==> flow/design.v <==
module RegFile(clk, rst, src1, src2, dst, dst_data, src1_data, src2_data, wrt_en);
	parameter BIT_WIDTH = 32;
	input clk, rst;
	input [3:0] src1, src2, dst;
	input [BIT_WIDTH - 1 : 0] dst_data;
	input	wrt_en;
	output [BIT_WIDTH - 1 : 0] src1_data, src2_data;
	reg [BIT_WIDTH - 1 : 0]	file [0:15];
	assign src1_data = file[src1];
	assign src2_data = file[src2];
	integer i;
	initial begin
		for (i = 0; i < 16; i = i + 1) begin
				file[i] <= 0;
		end
	end
	always @ (posedge clk or posedge rst) begin
		if (rst) begin
			for (i = 0; i < 16; i = i + 1) begin
				file[i] <= 0;
			end
		end else if (wrt_en == 1'b1) begin
			file[dst] <= dst_data;
		end
	end
endmodule
## From RTL to reports: RegFile

The steps from the RTL of RegFile to its reports follow in flow order.
Line numbers count from 1 in the design file above.
Library cell names are shortened.
A cell with n/a has no value.

- Top: RegFile
- Clock port: clk
- Cell library: sky130hd
- Library corner: tt_025C_1v80

## Word level

Counts by Yosys on the flattened word-level netlist (proc, flatten, opt, wreduce). Print and check cells are left out. Cells with the same type and inputs are merged into one.

- Flip-flop bits (word level): 512
- Input bits: 47
- Output and inout bits: 64

- Eq/ne operators: 45
- Muxes and demuxes: 2
- Reduce/logical cells: 19

Operators with widths:

| cell | number |
|---|---|
| case mux 32 bit (select 16 bit) | 2 |
| equality test 4 bit with constant B | 24 |
| equality test 4 x 3 -> 1 bit with constant B | 12 |
| AND reduction 2 bit | 16 |
| equality test 4 x 2 -> 1 bit with constant B | 6 |
| equality test 4 x 1 -> 1 bit with constant B | 3 |
| zero test 4 bit | 3 |

## Depth

Yosys ltp: most cells in a row. Word level: on the elaborated netlist, between registers, memories and ports. Mapped: between sequential cells and ports; inverters and the memories' decode and read muxes count.

- Depth after elaboration: 2
- ABC_AREA: 0
- Depth in mapped cells: 8
- Mapped depth without buffers: 5

## Synthesis result

Yosys stat after the flow's synthesis: flattened, memories mapped to cells. It holds for the ABC_AREA given above (unset counts as 0); a run with the other value may have another netlist.

Cells by type:

| cell type | number | area in all (um^2) |
|---|---|---|
| dfrtp_1 | 512 | 1.28E+04 |
| mux2_2 | 479 | 5.39E+03 |
| mux2_1 | 110 | 1.24E+03 |
| a22oi_1 | 151 | 1.13E+03 |
| a22o_1 | 113 | 989.699 |
| buf_2 | 126 | 630.605 |
| mux2i_1 | 47 | 470.451 |
| nand2_1 | 116 | 435.418 |
| o2bb2ai_1 | 45 | 394.128 |
| clkbuf_1 | 96 | 360.346 |
| a21oi_1 | 62 | 310.298 |
| nor2b_1 | 43 | 269.008 |
| o21ai_0 | 51 | 255.245 |
| a221oi_1 | 26 | 227.718 |
| nor2_1 | 60 | 225.216 |
| a2bb2oi_1 | 24 | 210.202 |
| o22ai_1 | 33 | 206.448 |
| a222oi_1 | 20 | 200.192 |

Other cell types: 42; their cells: 249.

- Standard cells after synthesis: 2363
- Cell area after synthesis: 27635.3 um^2
- Area of sequential cells: 12812.3 um^2
- Mapped flip-flops: 512
- Buffer cells: 245

## Timing after synthesis

Path of least setup slack by OpenSTA after synthesis, without wires, with an ideal clock, recovery checks aside; 20% of the period is set as input and as output delay. Where synthesis merged equal registers, the netlist keeps one of their names.

- Path kind: input-to-output
- From: input port src1[1]
- To: output port src1_data[25]
- Period: 2.0 ns
- Input delay: 0.400 ns
- Output delay: 0.400 ns
- Launch time at the first pin: 0.400 ns
- Arrival: 1.624 ns
- Required time: 1.600 ns
- Slack: -0.024 ns
- Delay of the path: 1.224 ns
- Stages on the path: 6
- Synthesis period reached: 2.024 ns

"delay of the path" = arrival - input delay + setup time.
A path that ends at an output port has no setup time.
"stages on the path": output pins that drive a net of the path, with the launching flip-flop's if there is one; two outputs of one cell count as two.
"synthesis period reached" is the clock period less the worst setup slack; recovery checks do not enter. This is arithmetic on one report: input and output delays are still those of the set period (20% each).
The rows between start and end are the longest chain of elaborated cells between them; the timing report does not say that the signal goes this way. Where chains are equally long, one stands for them.
Each line given opens the expression or statement behind the cell; cells for indexed reads and writes are added by Yosys, which also makes memories of some case tables.

- Path through: buf_6 > buf_2 > mux2i_1 > o32ai_1 > a211o_1 > o32a_1
- Cells in the longest elaborated chain: 2
- Elaborated cells on any way between the ends: 17
- Those cells by class: 15 x eq/ne; 1 x mux; 1 x reduce/logical

RTL lines, path after synthesis:

| what | line | RTL |
|---|---|---|
| start: declaration | 4 | `input [3:0] src1, src2, dst;` |
| equality test 4 bit | 9 | `assign src1_data = file[src1];` |
| case mux 32 bit (select 16 bit) | 9 |  |
| end: declaration | 7 | `output [BIT_WIDTH - 1 : 0] src1_data, src2_data;` |

## Worst path after layout

Path of least setup slack in the final report of job 1 (OpenROAD, finished layout, wires in). Where an end is a register, its clock arrival counts in the times.

- Path kind: reg-to-output
- From: register file[11][13]
- To: output port src2_data[13]
- Period: 1.49 ns
- Output delay: 0.30 ns
- Launch time at the first pin: 0.61 ns
- Arrival: 2.33 ns
- Required time: 1.19 ns
- Slack: -1.13 ns
- Stages on the path: 7

The rows between start and end are the longest chain of elaborated cells between them; the timing report does not say that the signal goes this way. Where chains are equally long, one stands for them.

- Path through: dfrtp_1 > mux2_4 > a22o_1 > a222oi_1 > o21ai_1 > o22a_1 > buf_2
- Cells in the longest elaborated chain: 1
- Elaborated cells on any way between the ends: 1
- Those cells by class: 1 x mux

RTL lines, path post-layout:

| what | line | RTL |
|---|---|---|
| start: declaration | 8 | `reg [BIT_WIDTH - 1 : 0] file [0:15];` |
| start: assignment | 20 | `file[i] <= 0;` |
| start: assignment | 23 | `file[dst] <= dst_data;` |
| case mux 32 bit (select 16 bit) | 10 | `assign src2_data = file[src2];` |
| end: declaration | 7 | `output [BIT_WIDTH - 1 : 0] src1_data, src2_data;` |

Data sheet: physical implementation of RegFile

Below are 2 stored runs of the flow (Yosys, OpenROAD; platform sky130hd) on RegFile, each with its settings and what was measured, unordered. Constraints: input delay and output delay 20% of the set period each, output load 0.01 pF.
"achieved clock period" = clock period - worst setup slack. The figure is calculated, with input and output delays left at 20% of the set period.
A setting shown as - is not set for that run.

| name | job 1 | job 2 |
|---|---|---|
| period_ns | 1.49 | 1.73 |
| CORE_UTILIZATION | 47 | 40 |
| CORE_ASPECT_RATIO | 1.47 | - |
| CORE_MARGIN | 7 | 2 |
| TNS_END_PERCENT | 70 | - |
| GPL_ROUTABILITY_DRIVEN | 0 | - |
| SLEW_MARGIN | 5 | 20 |
| CAP_MARGIN | 20 | 20 |
| setup total negative slack (ns) | -51.489 | -40.901 |
| std-cell area (final layout) (um^2) | 37153.1 | 37644.9 |
| worst slack on setup checks (ns) | -1.133 | -0.919 |
| achieved clock period (ns) | 2.623 | 2.649 |
| Yosys chip area after synthesis (um^2) | 27635.3 | 27635.3 |
| die size (um^2) | 65909.4 | 71206.3 |
